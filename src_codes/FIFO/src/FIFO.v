==> flow/design.v <==
module myfifo(clk, rst, rd_en, wr_en, data_in, data_out, FULL, EMPTY);
input clk, rst, rd_en, wr_en;
output FULL, EMPTY;
parameter W=4;  
parameter D=4;  
input [W-1:0]data_in;
output reg [W-1:0]data_out;
reg [D-1:0] rd_ptr, wr_ptr;
reg [W-1:0]fifo[2^D-1:0];  
integer i;
assign EMPTY = (rd_ptr == wr_ptr)?1:0;  
assign FULL = ((rd_ptr == wr_ptr+1) || (rd_ptr==4'b0000 && wr_ptr==4'b1111)) ? 1:0;  
always@(posedge clk)
    begin
    if (rst)
        begin
        for (i=0; i<(2^D); i=i+1)
            fifo[i]<=4'b0000;
        rd_ptr<=4'b0000;
        wr_ptr<=4'b0000;
        data_out<=4'b0000;                
        end
    else
        begin
        if (rd_en==1'b1 && !EMPTY)  
            begin
            data_out<=fifo[rd_ptr];
            rd_ptr = rd_ptr+1;
            end
        if (wr_en==1'b1 && !FULL)  
            begin
            fifo[rd_ptr]<=data_in;
            wr_ptr = wr_ptr+1;
            end            
        end
    end
endmodule
==> Reports on myfifo <==
What the tools print for myfifo, step after step.
Lines are those of the file above, counted from 1.
Operators carry their Yosys type and port widths (W data, S select, Z words).
Library cell names are shortened.
{ "design": {"top_module": "myfifo", "clock": "clk", "library": "sky130hd", "lib_corner": "tt_025C_1v80"} }

==> Word-level counts <==
Source: Yosys, flattened and elaborated, memories not mapped. Widths are those after wreduce; folded enables and synchronous resets count as part of the registers. Registers that Yosys merges into a memory's read port (data or address) are not register bits. Print and check cells do not count. Equal cells are merged and count once.
Memory sizes are those after Yosys's memory passes, which may raise the word count (mostly to a power of two), join words into wider ones and drop unused or constant bits.
{ "classes": {"add_sub_neg": 2, "eq_ne": 3, "muxes": 10, "n_reduce_logical": 7} }
{ "ops": {"columns": ["operator", "n"], "rows": [
  ["$eq A4 B32 Y1", 1],
  ["$mux W4", 3],
  ["$mux W1", 7],
  ["$add A4 B1 Y5 const B", 1],
  ["$add A4 B1 Y4 const B", 1],
  ["$eq A4 B4 Y1", 1],
  ["$eq A4 B4 Y1 const B", 1],
  ["$logic_not A4 Y1", 1],
  ["$logic_and A1 B1 Y1", 3],
  ["$logic_not A1 Y1", 2],
  ["$logic_or A1 B1 Y1", 1]
]} }
{ "bits": {"ff_bits": 8, "ramBits": 8, "mem_count": 1, "inputBits": 8, "output_inout_bits": 6, "word_cells": 25} }
{ "mem_list": {"columns": ["memory", "size", "width", "line", "source"], "rows": [
  ["fifo", 2, 4, 9, "reg [W-1:0]fifo[2^D-1:0];"]
]} }

==> Depth <==
Longest topological path by Yosys (ltp), each cell counted once; first at word level (registers and memories cut), then after technology mapping (sequential cells cut; the memories' decode and read muxes count).
{ "depth": {"depth_word": 8, "ABC_AREA": 0, "depth_mapped": 7, "mapped_depth_nobuf": 6} }

==> Mapped cells and area <==
Yosys stat after the flow's synthesis: flattened, memories mapped to cells. It holds for the ABC_AREA given above (unset counts as 0); a run with the other value may have another netlist.
{ "by_type": {"columns": ["cell_type", "n", "area_total_um2"], "rows": [
  ["dfxtp_1", 12, 240.23],
  ["edfxtp_1", 8, 240.23],
  ["and3_1", 8, 50.048],
  ["mux2i_1", 5, 50.048],
  ["ha_1", 3, 37.536],
  ["xor2_2", 2, 32.531],
  ["a211oi_1", 4, 30.029],
  ["nor2_1", 8, 30.029],
  ["xnor2_4", 1, 27.526],
  ["xor2_1", 3, 26.275],
  ["buf_6", 2, 22.522],
  ["xnor3_1", 1, 22.522],
  ["a211oi_4", 1, 20.019],
  ["a21oi_1", 4, 20.019],
  ["o21ai_0", 4, 20.019],
  ["nor2b_1", 3, 18.768],
  ["a21o_2", 2, 17.517],
  ["xnor2_1", 2, 17.517]
]} }
Other cell types: 21; their cells: 29.
{ "synth_totals": {"cell_count": 102, "synth_area_um2": 1128.6, "sequential_area_um2": 480.5, "flip_flops": 20, "n_buf": 5} }

==> Timing after synthesis <==
OpenSTA on the mapped netlist: ideal clock, no wires. The path of least setup slack (recovery checks aside). Input and output delay are each 20% of the period. Register names are those of the netlist, which keeps one name where synthesis merged equal registers.
{ "synth_timing": {"path_type": "reg2out", "from": "reg rd_ptr[0]", "to": "out FULL", "clock_period_ps": 3200, "output_delay_ps": 640, "t_first_pin_ps": 0, "arrival_time_ps": 1526, "required_ps": 2560, "slack_ps": 1034, "path_delay_ps": 1526, "path_stages": 6, "n_path_buf": 1, "period_less_setup_slack_ps": 2166} }
"path_delay_ps" is the arrival time less input delay plus setup time.
At an output port there is no setup time.
"path_stages": output pins that drive a net of the path, with the launching flip-flop's if there is one; two outputs of one cell count as two.
"period_less_setup_slack_ps" = period - worst setup slack (recovery checks aside). The figure is calculated, with input and output delays left at 20% of the set period.
Between the ends stands the longest chain of elaborated cells between them, by number of cells; it is not shown to be the way that was timed. Of several equally long chains one is given.
A line is the first line of the expression or statement that the cell stems from. Yosys adds cells for indexed reads and writes and turns some case tables into memories.
{ "synth_between": {"path_cell_list": "dfxtp_1 > buf_4 > inv_1 > ha_1 > or3b_2 > o21ai_0", "elab_chain_cells": 4, "cone_cells": 5, "cone_lines": 1, "classes_between": "eq/ne (1); mux (1); reduce/logical (3)"} }
{ "synth_lines": {"columns": ["item", "line", "source"], "rows": [
  ["start: declaration", 8, "reg [D-1:0] rd_ptr, wr_ptr;"],
  ["start: assignment", 19, "rd_ptr<=4'b0000;"],
  ["start: assignment", 28, "rd_ptr = rd_ptr+1;"],
  ["$logic_not A4 Y1", 12, "assign FULL = ((rd_ptr == wr_ptr+1) || (rd_ptr==4'b0000 && wr_ptr==4'b1111)) ? 1:0;"],
  ["$logic_and A1 B1 Y1", 12, null],
  ["$logic_or A1 B1 Y1", 12, null],
  ["$mux W1", 12, null],
  ["end: declaration", 3, "output FULL, EMPTY;"]
]} }

==> Worst path after layout <==
Path of least setup slack in the final report of record 2 (OpenROAD, finished layout, wires in). Where an end is a register, its clock arrival counts in the times.
The path's times are printed in steps of 10 ps; the period is the one set.
{ "layout_timing": {"path_type": "reg2out", "from": "reg rd_ptr[0]", "to": "out FULL", "clock_period_ps": 3860, "output_delay_ps": 770, "t_first_pin_ps": 260, "arrival_time_ps": 2310, "required_ps": 3090, "slack_ps": 780, "path_stages": 6, "n_path_buf": 1} }
Between the ends stands the longest chain of elaborated cells between them, by number of cells; it is not shown to be the way that was timed. Of several equally long chains one is given.
{ "layout_between": {"path_cell_list": "dfxtp_1 > inv_1 > ha_1 > or3b_2 > o21ai_0 > clkdlybuf4s50_1", "elab_chain_cells": 4, "cone_cells": 5, "cone_lines": 1, "classes_between": "eq/ne (1); mux (1); reduce/logical (3)"} }
{ "layout_lines": {"columns": ["item", "line", "source"], "rows": [
  ["start: declaration", 8, "reg [D-1:0] rd_ptr, wr_ptr;"],
  ["start: assignment", 19, "rd_ptr<=4'b0000;"],
  ["start: assignment", 28, "rd_ptr = rd_ptr+1;"],
  ["$logic_not A4 Y1", 12, "assign FULL = ((rd_ptr == wr_ptr+1) || (rd_ptr==4'b0000 && wr_ptr==4'b1111)) ? 1:0;"],
  ["$logic_and A1 B1 Y1", 12, null],
  ["$logic_or A1 B1 Y1", 12, null],
  ["$mux W1", 12, null],
  ["end: declaration", 3, "output FULL, EMPTY;"]
]} }

Hand-over note for myfifo

2 stored runs of myfifo in the flow (synthesis by Yosys, layout by OpenROAD, sky130hd cells), in arbitrary order. Constraints: input delay and output delay 20% of the set period each, output load 0.01 pF.
"period_reached_ps" means the clock period less the worst setup slack. The figure is calculated, with input and output delays left at 20% of the set period.
"timing.worst_path_ps" is the time allowed to the run's worst setup path (the clock period less input and output delay, where it has them) less its slack. Clock arrival times count: a late capture clock shortens it, a late launch clock lengthens it.
"power_total_w" rests on the timing tool's default activity at the inputs, not on a simulated workload.
"timing.worst_path_ps" is known to 10 ps.
[
  {
    "run": "record 1",
    "settings": { "period_ns": 2.79, "CORE_UTILIZATION": 52, "PLACE_DENSITY": 0.64, "CORE_ASPECT_RATIO": 1.35, "CELL_PAD_IN_SITES_GLOBAL_PLACEMENT": 2, "TNS_END_PERCENT": 85, "ABC_AREA": 1, "CTS_CLUSTER_SIZE": 100, "SLEW_MARGIN": 35, "MIN_ROUTING_LAYER": "met2", "CAP_MARGIN": 20, "CORE_MARGIN": 2 },
    "outcome": "stopped before the end: placement reported GPL-0301"
  },
  {
    "run": "record 2",
    "settings": { "period_ns": 3.86, "CORE_UTILIZATION": 17, "PLACE_DENSITY_LB_ADDON": 0.3, "CORE_ASPECT_RATIO": 1.06, "CELL_PAD_IN_SITES_GLOBAL_PLACEMENT": 3, "TNS_END_PERCENT": 5, "GPL_ROUTABILITY_DRIVEN": 0, "CTS_CLUSTER_DIAMETER": 350, "SLEW_MARGIN": 10, "MIN_ROUTING_LAYER": "met1", "CAP_MARGIN": 20, "CORE_MARGIN": 2 },
    "results": { "final_cell_area_um2": 1392.6, "period_reached_ps": 3080, "total_negative_slack_ps": 0, "setup_ws_ps": 780, "finalUtil_pct": 21.7, "yosys_chip_area_um2": 1128.6, "power_total_w": 0.00107, "timing.hold.ws_ps": 505, "timing.worst_path_ps": 2310, "path_kind": "reg2out", "die_um2": 7306.8 }
  }
]

End of note.
